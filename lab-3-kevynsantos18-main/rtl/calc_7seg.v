==> flow/design.v <==
`timescale 1ns / 1ps
module bin_to_leds(
    input [3:0] b_in,
    output reg [6:0] leds  
    );
    always @(b_in)
        case(b_in)
            0: leds = 7'b0111111;
	    1: leds = 7'b0000110;
	    2: leds = 7'b1011011;
	    3: leds = 7'b1001111;
	    4: leds = 7'b1100110;
	    5: leds = 7'b1101101;
	    6: leds = 7'b1111101;
	    7: leds = 7'b0000111;
	    8: leds = 7'b1111111;
	    9: leds = 7'b1101111;
            default: leds = 7'b0000000;
        endcase
endmodule
`timescale 1ns / 1ps
module invert7(
    input [6:0] a,
    output [6:0] x  
    );
	assign x= ~a;
endmodule
module add4 (
	     input	      carryin,
	     input [3:0]      X, Y,
	     output reg [3:0] S,
	     output reg	      carryout,
	     output reg	      ovf
	     );
   reg [4:0]		      C;
   integer		      k;
   always @(X, Y, carryin)
     begin
	C[0] = carryin;
	for (k = 0; k < 4; k = k+1)
	  begin
	     S[k] = X[k] ^ Y[k] ^ C[k];
	     C[k+1] = (X[k] & Y[k]) | (X[k] & C[k]) | (Y[k] & C[k]);
 	  end
	carryout = C[4];
	ovf = C[4] ^ C[3];
     end
endmodule
module calculator (
		   input [1:0]	OP,
		   input [3:0]	A, B,
		   output [9:0]	out
		   );
   wire				cout, ovf;   
   wire [3:0]			outa;   
   wire [7:0]			outm;   
   addsub4 u1 (.A(A), .B(B), .subsel(OP[0]), .X(outa), .cout(cout), .ovf(ovf));
   mult4 u2 (.A(A), .B(B), .X(outm));
   mux10 u3 (.in0({ovf, cout, 4'b0, outa}), .in1({2'b0, outm}), .sel(OP[1]), .out(out));
endmodule  
module mux10 (
	       input [9:0] in0, in1,
	       input sel,
	       output reg [9:0] out
	       );
   always @(in0, in1, sel)
     begin
	if (sel)
	  out = in1;
	else
	  out = in0;
     end
endmodule  
module addsub4 (
	       input [3:0] A, B,
	       input subsel,
	       output [3:0] X,
	       output cout, ovf
	       );
wire [3:0] C;
assign C[0] = B[0]^subsel;
assign C[1] = B[1]^subsel;
assign C[2] = B[2]^subsel;
assign C[3] = B[3]^subsel;
add4 addsubstage1(.carryin(subsel), .X(A), .Y(C), .S(X), .carryout(cout), .ovf(ovf));
endmodule
`timescale 1ns / 1ps
module calc_7seg(
    input	 clk,
    input [1:0]	 OP,
    input [3:0]	 A, B,
    output [6:0] inv_leds,
    output [7:0] enb_leds,
    output	 cout, ovf 
    );
   wire [7:0]	b_calc;      
   wire [11:0]	b_bcd;       
   wire [2:0]	sel;         
   wire [3:0]	bcd_digit;   
   calculator u1 (.OP (OP), .A (A), .B (B), .out({ovf, cout, b_calc}));
   doubdab_8bits u2 (.b_in (b_calc), .bcd_out (b_bcd));
   count_3bit_select u3 (.clk(clk), .sel(sel));
   decode_enb_leds u4 (.sel(sel), .enb_leds(enb_leds));
   mux_4in_8to1 u5 (.in0(b_bcd[3:0]), .in1(b_bcd[7:4]), .in2(b_bcd[11:8]), .in3(4'h0), 
		    .in4(4'h0), .in5(4'h0), .in6(4'h0), .in7(4'h0), .sel(sel), .out(bcd_digit) );
   seven_seg_decoder u6 (.b_in(bcd_digit), .inv_leds(inv_leds));
endmodule
`timescale 1ns / 1ps
module count_3bit_select(
    input clk,
    output [2:0] sel
    );
    reg [16:0] cntbig = 0;
    always @(posedge clk)
    begin
        cntbig <= cntbig + 1;
    end
    assign sel = cntbig[16:14];
endmodule
`timescale 1ns / 1ps
module dd_add3(
    input [3:0] i,
    output reg [3:0] o
    );
    always @(*)
        case(i)
            0: o = 0;
            1: o = 1;
            2: o = 2;
            3: o = 3;
            4: o = 4;
            5: o = 8;
            6: o = 9;
            7: o = 10;
            8: o = 11;
            9: o = 12;
            default: o = 0;
         endcase
endmodule
`timescale 1ns / 1ps
module decode_enb_leds(
    input [2:0] sel,
    output reg [7:0] enb_leds
    );
always @(sel)
        case(sel)
        0: enb_leds = 8'b11111110;
    1: enb_leds = 8'b11111101;
    2: enb_leds = 8'b11111011;
    3: enb_leds = 8'b11110111;
    4: enb_leds = 8'b11101111;
    5: enb_leds = 8'b11011111;
    6: enb_leds = 8'b10111111;
    7: enb_leds = 8'b01111111;
        default: enb_leds = 7'b00000000;
        endcase
endmodule
`timescale 1ns / 1ps
module doubdab_8bits(
    input [7:0] b_in,
    output [11:0] bcd_out
    );
wire [3:0] partial1;
    assign partial1={1'b0,b_in[7:5]};
    wire [3:0] partial2;
    wire [3:0] partial3;
    wire [3:0] partial4;
    wire [3:0] partial5;
    wire [3:0] partial6;
    wire [3:0] tempsum1;
    wire [3:0] tempsum2;
    dd_add3 u1 (.i(partial1), .o(partial2));
    dd_add3 u2 (.i({partial2[2:0],b_in[4]}), .o(partial3));
    dd_add3 u3 (.i({partial3[2:0],b_in[3]}),.o(partial4));
    dd_add3 u4 (.i({partial4[2:0],b_in[2]}),.o(partial5));
    dd_add3 u5 (.i({partial5[2:0],b_in[1]}),.o(tempsum1));
    dd_add3 u6 (.i({1'b0,partial2[3],partial3[3],partial4[3]}),.o(partial6));
    dd_add3 u7 (.i({partial6[2:0],partial5[3]}),.o(tempsum2));
assign bcd_out[0]= b_in[0];
    assign bcd_out[4:1]=tempsum1[3:0];
    assign bcd_out[8:5]=tempsum2[3:0];
    assign bcd_out[9]=partial6[3];
    assign bcd_out[10]=0;
    assign bcd_out[11]=0;
endmodule
module mult4 (
	     input [3:0] A, B,
	     output [7:0] X
	     );
wire [3:0] partial;
wire [3:0] partial1;
wire [3:0] partial2;
wire [3:0] partial3;
wire [3:0] ppartial;
wire [3:0] adderprod;
wire [3:0] adderprod1;
wire [0:1] carrynover;
wire [0:1] carrynover1;
wire [0:1] carrynover2;
assign partial = A & {4{B[0]}};
assign X[0] = partial[0];
assign ppartial[2:0]= partial[3:1];
assign ppartial[3]=0;
assign partial1= A& {4{B[1]}};
assign partial2= A & {4{B[2]}};
assign partial3= A& {4{B[3]}};
add4 stage1(.carryin(0),.X(partial1),.Y({1'b0,partial[3:1]}),.S(adderprod),.carryout(carrynover[0]),.ovf(carrynover[1]));
assign X[1]= adderprod[0];
add4 stage2(.carryin(0), .X(partial2), .Y({carrynover[0],adderprod[3:1]}), .S(adderprod1), .carryout(carrynover1[0]) , .ovf(carrynover1[1]));
assign X[2]=adderprod1[0];
wire [0:3] tempprod;
add4 stage3(.carryin(0), .X (partial3),.Y ({carrynover1[0],adderprod1[3:1]}),.S (tempprod),.carryout( carrynover2[0]) ,.ovf (carrynover2[1]));
assign X[7]=carrynover2[0];
assign X[6:3]= tempprod;
endmodule  
`timescale 1ns / 1ps
module mux_4in_8to1 (
	       input [3:0] in0, in1, in2, in3, in4, in5, in6, in7,
	       input [2:0] sel,
	       output reg [3:0] out
	       );
always @(in0, in1, in2, sel)
     begin
        case(sel)
        0: out=in0;
3'b000: out = in0;
            3'b001: out = in1;
            3'b010: out = in2;
            3'b011: out = in3;
            3'b100: out = in4;
            3'b101: out = in5;
            3'b110: out = in6;
            3'b111: out = in7;
            default: out = 3'b000; 
        endcase
     end
endmodule
`timescale 1ns / 1ps
module seven_seg_decoder(
    input [3:0] b_in,
    output [6:0] inv_leds
    );
    wire [6:0] leds;
    bin_to_leds u1 (.b_in(b_in), .leds(leds));
    invert7 u2 (.a(leds), .x(inv_leds));
endmodule
* Reports on calc_7seg *
Tool output for the design above, in the order of the flow.
Lines are those of the file above, counted from 1.
Library cell names are shortened.
Not given: --

design
  top module = calc_7seg
  clock port = clk
  library = sky130hd
  library corner = tt_025C_1v80

* Word level *
Yosys after proc, flatten, opt, wreduce and memory -nomap, before mapping. Enables and synchronous resets that opt folds into registers are not counted as muxes. Memory bits, and registers merged into a memory's read port (data or address), are not among the register bits. Print and check cells are not counted. Equal cells are merged and count once.
Memory sizes are those after Yosys's memory passes, which may raise the word count (mostly to a power of two), join words into wider ones and drop unused or constant bits.

operators by class
  add/sub/neg operators = 1
  multipliers = 0
  reduce/logical cells = 2
  divide/modulo/power cells = 0
  magnitude comparators = 0
  equal/unequal tests = 7
  shift-type cells = 0
  multiplexer cells = 2
  bitwise logic cells = 102

operators by type and width
  kind                                                              number
  1-bit AND                                                         40
  1-bit XOR                                                         33
  1-bit OR                                                          24
  17-bit by 1-bit adder with 17-bit output (second input constant)  1
  4-bit AND                                                         4
  4-bit case mux with 4-bit select                                  1
  3-bit == test (second input constant)                             4
  10-bit two-way mux                                                1
  7-bit inverter                                                    1
  3-bit by 2-bit == test with 1-bit output (second input constant)  2
  5-bit OR reduction                                                1
  3-bit by 1-bit == test with 1-bit output (second input constant)  1
  3-bit zero test                                                   1

storage and ports
  memory bits (read-only) = 624
  memory bits (writable) = 0
  memory cells = 9
  word-level cells = 124
  latch bits = 0
  word width x clocked read ports = 0
  flip-flop bits (word level) = 17

memories
  name             depth  bits a word  read ports  write ports  line  source
  (no name shown)  16     7            1           0            7     case(b_in)
  (no name shown)  16     4            1           0            126   case(i)
  (no name shown)  16     4            1           0            126
  (no name shown)  16     4            1           0            126
  (no name shown)  16     4            1           0            126
  (no name shown)  16     4            1           0            126

Memories not listed: 3.

* Logic depth *
Longest topological path by Yosys (ltp), each cell counted once; first at word level (registers and memories cut), then after technology mapping (sequential cells cut; the memories' decode and read muxes count).

depth
  word-level depth = 22
  ABC_AREA = 0
  mapped depth = 29
  gate-level depth less buffers = 27

* After synthesis *
Source: synth_stat.txt of the flow (Yosys; design flattened, memories mapped). It holds for the ABC_AREA given above (unset counts as 0); a run with the other value may have another netlist.
Totals and module areas in this step are rounded.

mapped netlist
  mapped area = 2,600 µm²
  mapped cells = 333
  sequential area = 340 µm²
  buffers = 23
  flip-flop cells = 17

cell types
  type      number  area in all (µm²)
  dfxtp_1   17      340.326
  fa_1      11      220.211
  ha_1      11      137.632
  xnor2_1   14      122.618
  nand2_1   29      108.854
  inv_1     25      93.84
  nor2_1    25      93.84
  mux2i_1   9       90.086
  and2_1    13      81.328
  a211oi_1  10      75.072
  a21oi_1   15      75.072
  xor2_1    7       61.309
  nand3_1   11      55.053
  o41ai_4   2       55.053
  o211ai_1  7       52.55
  o21ai_0   10      50.048
  buf_6     4       45.043
  buf_2     8       40.038

Not listed: further types 54, cells in them 105.
The figures by module come from a second, unflattened synthesis with its own total; it is not the netlist above.

unflattened totals
  cells (unflattened synthesis) = 338
  area total of the unflattened synthesis = 2,860 µm²

Rows give one instance, submodules left out.

by module
  module             area (µm²)  cells  seq. area (µm²)  times used
  count_3bit_select  744         65     340              1
  dd_add3            92.6        13     0.0              7
  add4               126         15     0.0              4
  mux_4in_8to1       308         39     0.0              1
  bin_to_leds        219         28     0.0              1
  mux10              161         11     0.0              1
  mult4              119         19     0.0              1
  decode_enb_leds    60.1        8      0.0              1
  addsub4            35.0        4      0.0              1
  doubdab_8bits      26.3        4      0.0              1
  invert7            26.3        7      0.0              1
  calc_7seg          3.8         1      0.0              1
  calculator         3.8         1      0.0              1
  seven_seg_decoder  0.0         0      0.0              1

* Worst setup path after synthesis *
Source: OpenSTA report_checks on the synthesized netlist (no wires, ideal clock, input and output delay 20% of the period each), path of least setup slack; recovery checks are left aside. Register names are those of the netlist, which keeps one name where synthesis merged equal registers.

timing after synthesis
  path kind = input -> output
  start point = input A[0]
  end point = output inv_leds[4]
  time at the first pin = 2,820 ps
  path delay = 5,609 ps
  stages on the path = 22
  data arrival time = 8,429 ps
  input delay = 2,820 ps
  setup slack = 2,851 ps
  external output delay = 2,820 ps
  clock period = 14,100 ps
  synthesis period reached = 11,249 ps

"path delay" = arrival - input delay + setup time.
At an output port there is no setup time.
"stages on the path" counts driving pins, that of a launching flip-flop among them; a cell with two outputs on the path counts twice.
"synthesis period reached" = period - worst setup slack (recovery checks aside). The figure is calculated, with input and output delays left at 20% of the set period.
The rows between start and end are the longest chain of elaborated cells between them; the timing report does not say that the signal goes this way. Where chains are equally long, one stands for them.
Each line given opens the expression or statement behind the cell; cells for indexed reads and writes are added by Yosys, which also makes memories of some case tables.
The chain passes a memory read, where the word-level depth is cut; so it can be longer than that depth.

on the way, after synthesis
  path through = and2_1 -> ha_1 -> fa_1 -> inv_1 -> fa_1 -> fa_1 -> fa_1 -> fa_1 -> fa_1 -> inv_1 -> fa_1 -> or3_1 -> o21a_4 -> a211oi_1 -> a21oi_1 -> or3_1 -> o211ai_1 -> inv_1 -> ha_1 -> inv_1 -> mux2i_1 -> mux2i_1
  cells in the longest elaborated chain = 29
  elaborated cells on any way between the ends = 92
  those cells by class = mux (2); logic (82); memory (8)

ends and longest elaborated chain, after synthesis
  what                              line  source
  from (decl)                       91    input [3:0] A, B,
  4-bit AND                         204   assign partial1= A& {4{B[1]}};
  1-bit AND x2                      43    C[k+1] = (X[k] & Y[k]) | (X[k] & C[k]) | (Y[k] & C[k]);
  1-bit OR x2                       43
  1-bit AND                         43
  1-bit OR x2                       43
  1-bit XOR x3                      42    S[k] = X[k] ^ Y[k] ^ C[k];
  1-bit AND                         43
  [5 not listed]                    --
  1-bit AND                         43
  1-bit OR x2                       43
  10-bit two-way mux                68    if (sel)
  memory 16 x 4 bit x5              126   case(i)
  4-bit case mux with 4-bit select  224   case(sel)
  memory 16 x 7 bit                 7     case(b_in)
  7-bit inverter                    26    assign x= ~a;
  to (decl)                         92    output [6:0] inv_leds,

* Timing after layout *
Path of least setup slack in the final report of record 1 (OpenROAD, finished layout, wires in). Where an end is a register, its clock arrival counts in the times.
The path's times are printed in steps of 10 ps; the period is the one set.

timing post-layout
  path kind = input -> output
  start point = input B[1]
  end point = output inv_leds[5]
  setup slack = -770 ps
  clock period = 8,930 ps
  stages on the path = 28
  external output delay = 1,790 ps
  time at the first pin = 1,790 ps
  data arrival time = 7,910 ps
  input delay = 1,790 ps

The rows between start and end are the longest chain of elaborated cells between them; the timing report does not say that the signal goes this way. Where chains are equally long, one stands for them.
The chain passes a memory read, where the word-level depth is cut; so it can be longer than that depth.

on the way, post-layout
  path through = buf_8 -> and2_4 -> ha_4 -> fa_2 -> inv_2 -> fa_1 -> fa_2 -> fa_2 -> fa_2 -> fa_2 -> inv_2 -> fa_2 -> buf_12 -> buf_12 -> and2_1 -> nor2_1 -> a32oi_1 -> a21oi_1 -> o32ai_2 -> a211oi_2 -> a211oi_2 -> inv_1 -> buf_6 -> ha_4 -> inv_2 -> mux2i_1 -> nor2_1 -> buf_2
  cells in the longest elaborated chain = 29
  elaborated cells on any way between the ends = 89
  those cells by class = mux (2); logic (79); memory (8)

ends and longest elaborated chain, post-layout
  what                              line  source
  from (decl)                       91    input [3:0] A, B,
  4-bit AND                         204   assign partial1= A& {4{B[1]}};
  1-bit AND x2                      43    C[k+1] = (X[k] & Y[k]) | (X[k] & C[k]) | (Y[k] & C[k]);
  1-bit OR x2                       43
  1-bit AND                         43
  1-bit OR x2                       43
  1-bit XOR x3                      42    S[k] = X[k] ^ Y[k] ^ C[k];
  1-bit AND                         43
  [5 not listed]                    --
  1-bit AND                         43
  1-bit OR x2                       43
  10-bit two-way mux                68    if (sel)
  memory 16 x 4 bit x5              126   case(i)
  4-bit case mux with 4-bit select  224   case(sel)
  memory 16 x 7 bit                 7     case(b_in)
  7-bit inverter                    26    assign x= ~a;
  to (decl)                         92    output [6:0] inv_leds,

Lab notebook: calc_7seg

Design calc_7seg on sky130hd. What follows are 2 stored runs of the flow, each under its own settings; their order means nothing. The constraints put input and output delay at 20% of the set period each and load the outputs with 0.01 pF.
By "time on the worst setup path" is meant the share of the clock period that the worst setup path is allowed (20% is reserved at inputs, 20% at outputs), minus its slack. Clock arrival times at its registers enter into it.
"total power of the final layout": no workload was simulated; the value follows from the tool's default switching activity.
"time on the worst setup path" is given in steps of 10 ps.
The results are shown rounded.
A setting shown as -- is not set for that run.

name                                          record 1         record 2
period_ns                                     8.93             10.1
CORE_UTILIZATION                              60               41
SETUP_SLACK_MARGIN                            0.6              1.58
PLACE_DENSITY                                 0.87             --
CORE_ASPECT_RATIO                             1.39             --
GPL_TIMING_DRIVEN                             1                --
GPL_ROUTABILITY_DRIVEN                        1                --
MAX_ROUTING_LAYER                             met4             --
CAP_MARGIN                                    20               20
CORE_MARGIN                                   2                10
SLEW_MARGIN                                   20               0
PLACE_DENSITY_LB_ADDON                        --               0.24
CELL_PAD_IN_SITES_GLOBAL_PLACEMENT            --               2
CELL_PAD_IN_SITES_DETAIL_PLACEMENT            --               1
CTS_CLUSTER_SIZE                              --               70
MIN_ROUTING_LAYER                             --               met1
total die area (µm²)                          4,890            9,940
time on the worst setup path (ps)             6,130            5,840
worst setup path kind                         input -> output  input -> output
setup slack of the worst path (ps)            -770             219
standard-cell area of the final layout (µm²)  3,700            3,670
total power of the final layout (uW)          773              660
final design utilization (%)                  87.9             60.5
mapped cell area after synthesis (µm²)        2,600            2,600
setup total negative slack (ps)               -4,640           0
